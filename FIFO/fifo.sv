==> flow/design.v <==
module FFD(input logic clk,
            input logic rst,
            input logic carregar_data,
            input logic fila_cheia,
            input logic [7:0]d,
            output logic [7:0] q);
    always@(posedge clk)begin
        q <= rst ? 0:d;
    end
endmodule
module fifo(input logic clk,
            input logic rst,
            input logic carregar_data,
            input logic [7:0] data_ent,
            output logic [7:0] data_sai,
            output logic fila_cheia);
    logic [7:0]w[5:0];
    FFD ff1(.clk(clk),.rst(rst),.carregar_data(carregar_data),.fila_cheia(fila_cheia),.d(data_ent),.q(w[0]));
    FFD ff2(.clk(clk),.rst(rst),.carregar_data(carregar_data),.fila_cheia(fila_cheia),.d(w[0]),.q(w[1]));
    FFD ff3(.clk(clk),.rst(rst),.carregar_data(carregar_data),.fila_cheia(fila_cheia),.d(w[1]),.q(w[2]));
    FFD ff4(.clk(clk),.rst(rst),.carregar_data(carregar_data),.fila_cheia(fila_cheia),.d(w[2]),.q(w[3]));
    FFD ff5(.clk(clk),.rst(rst),.carregar_data(carregar_data),.fila_cheia(fila_cheia),.d(w[3]),.q(w[4]));
    FFD ff6(.clk(clk),.rst(rst),.carregar_data(carregar_data),.fila_cheia(fila_cheia),.d(w[4]),.q(w[5]));
    FFD ff7(.clk(clk),.rst(rst),.carregar_data(carregar_data),.fila_cheia(fila_cheia),.d(w[5]),.q(data_sai));
endmodule
Step by step through the tools: fifo

Tool output for the design above, in the order of the flow.
Line numbers count from 1 in the design file above.
Operators: Yosys type, input widths -> output width; for muxes data width and select width s.
Not given: --

Top module: fifo
Clock input: clk
Cell library: sky130hd
Corner: tt_025C_1v80

Elaborated design

Source: Yosys, flattened and elaborated. Widths are those after wreduce; folded enables and synchronous resets count as part of the registers. Registers that Yosys merges into a memory's read port (data or address) are not register bits. Print and check cells do not count. Equal cells are merged and count once.

Bits of input ports: 11
Output and inout bits: 9
Register bits: 56

Longest topological paths

Longest topological path by Yosys (ltp), each cell counted once; first at word level (registers and memories cut), then after technology mapping (sequential cells cut; the memories' decode and read muxes count).

Depth in word-level cells: 0
ABC_AREA: 0
Depth in mapped cells: 3
Gate-level depth less buffers: 1

After synthesis

The flow's flattened synthesis, as Yosys stat reports it; memories are mapped. The netlist is that of the ABC_AREA named above (0 if unset); the other value can give another one.

Cell types:

| cell type                | count | area in all (um^2) |
| sky130_fd_sc_hd__dfxtp_1 | 56    | 1.12E+03 |
| sky130_fd_sc_hd__nor2b_2 | 31    | 271.51 |
| sky130_fd_sc_hd__nor2b_1 | 25    | 156.4 |
| sky130_fd_sc_hd__buf_6   | 5     | 56.304 |
| sky130_fd_sc_hd__buf_4   | 1     | 7.507 |
| sky130_fd_sc_hd__buf_2   | 1     | 5.005 |
| sky130_fd_sc_hd__conb_1  | 1     | 3.754 |

Mapped flip-flops: 56
Mapped area: 1,621.6 um^2
Buffers: 7
Sequential part of the area: 1,121.1 um^2
Cells in the netlist: 120

The figures by module come from a second, unflattened synthesis with its own total; it is not the netlist above.

Cell total of the unflattened synthesis: 114
Area (unflattened synthesis): 1,482.7 um^2

Each row is one instance without its submodules.

Modules:

| module | instances | area (um^2) | cells | seq. area (um^2) |
| FFD    | 7         | 210.2       | 16    | 160.2 |
| fifo   | 1         | 11.3        | 2     | 0.0 |

Path before layout

Path of least setup slack by OpenSTA after synthesis, without wires, with an ideal clock, recovery checks aside; 20% of the period is set as input and as output delay. Where synthesis merged equal registers, the netlist keeps one of their names.

Kind: input port to flip-flop
Start: input port rst
End: register ff1.q[1]
Library setup time: 115 ps
Stages on the path: 3
Delay of the path: 418 ps
Required time: 439 ps
Period: 554 ps
Arrival: 414 ps
External input delay: 111 ps
Time at the first pin: 111 ps
Slack: 26 ps
Synthesis period reached: 528 ps

"delay of the path" = arrival - input delay + setup time.
"stages on the path": output pins that drive a net of the path, with the launching flip-flop's if there is one; two outputs of one cell count as two.
"synthesis period reached" = period - worst setup slack (recovery checks aside). The figure is calculated, with input and output delays left at 20% of the set period.

Cell sequence: sky130_fd_sc_hd__buf_6 > sky130_fd_sc_hd__buf_6 > sky130_fd_sc_hd__nor2b_1
Length of the longest elaborated chain: 0
Elaborated cells between the ends (all ways): 0
RTL lines with such cells: 0

Ends and longest elaborated chain, after synthesis:

| item               | line | RTL |
| start: declaration | 12   | `input logic rst,` |
| end: assignment    | 8    | `q <= rst ? 0:d;` |
| end: declaration   | 6    | `output logic [7:0] q);` |

Path in the finished layout

Path of least setup slack in the final report of run A (OpenROAD, finished layout, wires in). Where an end is a register, its clock arrival counts in the times.
The path's times are printed in steps of 10 ps; the period is the one set.

Kind: flip-flop to output port
Start: register ff7.q[6]
End: output port data_sai[6]
Required time: 680 ps
Arrival: 730 ps
Time at the first pin: 300 ps
Stages on the path: 2
Slack: -50 ps
Output delay: 170 ps
Period: 856 ps

Cell sequence: sky130_fd_sc_hd__dfxtp_1 > sky130_fd_sc_hd__buf_2
Length of the longest elaborated chain: 0
Elaborated cells between the ends (all ways): 0
RTL lines with such cells: 0

Ends and longest elaborated chain, after layout:

| item               | line | RTL |
| start: declaration | 6    | `output logic [7:0] q);` |
| start: assignment  | 8    | `q <= rst ? 0:d;` |
| end: declaration   | 15   | `output logic [7:0] data_sai,` |

Measured results for fifo: 2 stored runs of the Yosys and OpenROAD flow on sky130hd. The settings differ; the order carries no meaning. The constraints put input and output delay at 20% of the set period each and load the outputs with 0.01 pF.
"reached clock period" is the run's clock period less its worst setup slack. It is reckoned from that one timing run; input and output delays stay at 20% of the period that was set.
"time of the worst setup path" means the part of the period allowed to the worst setup path (the constraints hold back 20% at inputs and 20% at outputs) less its slack; where the path has registers, the arrival times of their clocks count too.
"power consumption" is the tool's figure for a default switching activity; nothing was simulated.
"time of the worst setup path" is known to 10 ps.

## Run A

==> flow/run.sh <==
#!/bin/bash
# the make line also repeats the synthesis and layout settings of config.mk as NAME=value (left out here)
make -C /OpenROAD-flow-scripts/flow DESIGN_CONFIG=/design/flow/config.mk WORK_HOME=/design/flow/orfs CLKGATE_MAP_FILE= finish
==> flow/config.mk <==
export PLATFORM = sky130hd
export DESIGN_NAME = fifo
export DESIGN_NICKNAME = fifo
export VERILOG_FILES = /design/flow/design.v
export SDC_FILE = /design/flow/constraint.sdc
export NUM_CORES = 4
export LEC_CHECK = 0
export CAP_MARGIN = 20
export CORE_MARGIN = 2
export CORE_UTILIZATION = 40
export SLEW_MARGIN = 20
==> flow/constraint.sdc <==
create_clock -name core_clock -period 0.856 [get_ports {clk}]
set_input_delay 0.1712 -clock core_clock [delete_from_list [all_inputs] [get_ports {clk}]]
set_output_delay 0.1712 -clock core_clock [all_outputs]
set_load 0.01 [all_outputs]

| result of run A | value |
|---|---|
| post-synthesis cell area | 1,621.6 um^2 |
| final design utilization | 47.1% |
| time of the worst setup path | 730 ps |
| kind of the worst setup path | flip-flop to output port |
| reached clock period | 904 ps |
| setup slack of the worst path | -48 ps |
| die area | 4,579.2 um^2 |
| worst hold slack after layout | 236 ps |
| power consumption | 0.004154 W |
| total negative slack | -371 ps |
| standard-cell area of the final layout | 1,856.8 um^2 |

## Run B

==> flow/run.sh <==
#!/bin/bash
# the make line also repeats the synthesis and layout settings of config.mk as NAME=value (left out here)
make -C /OpenROAD-flow-scripts/flow DESIGN_CONFIG=/design/flow/config.mk WORK_HOME=/design/flow/orfs CLKGATE_MAP_FILE= finish
==> flow/config.mk <==
export PLATFORM = sky130hd
export DESIGN_NAME = fifo
export DESIGN_NICKNAME = fifo
export VERILOG_FILES = /design/flow/design.v
export SDC_FILE = /design/flow/constraint.sdc
export NUM_CORES = 4
export LEC_CHECK = 0
export CAP_MARGIN = 20
export CELL_PAD_IN_SITES_GLOBAL_PLACEMENT = 0
export CORE_ASPECT_RATIO = 1.72
export CORE_MARGIN = 10
export CORE_UTILIZATION = 56
export CTS_CLUSTER_DIAMETER = 399
export CTS_CLUSTER_SIZE = 37
export GPL_ROUTABILITY_DRIVEN = 0
export MAX_ROUTING_LAYER = met4
export PLACE_DENSITY_LB_ADDON = 0.04
export SLEW_MARGIN = 5
==> flow/constraint.sdc <==
create_clock -name core_clock -period 0.525 [get_ports {clk}]
set_input_delay 0.1050 -clock core_clock [delete_from_list [all_inputs] [get_ports {clk}]]
set_output_delay 0.1050 -clock core_clock [all_outputs]
set_load 0.01 [all_outputs]

| result of run B | value |
|---|---|
| standard-cell area of the final layout | 2,010.7 um^2 |
| post-synthesis cell area | 1,621.6 um^2 |
| total negative slack | -2,423 ps |
| die area | 5,527.5 um^2 |
| setup slack of the worst path | -310 ps |
| time of the worst setup path | 730 ps |
| kind of the worst setup path | flip-flop to output port |
| final design utilization | 73.0% |
| worst hold slack after layout | 277 ps |
| reached clock period | 835 ps |
| power consumption | 0.006949 W |
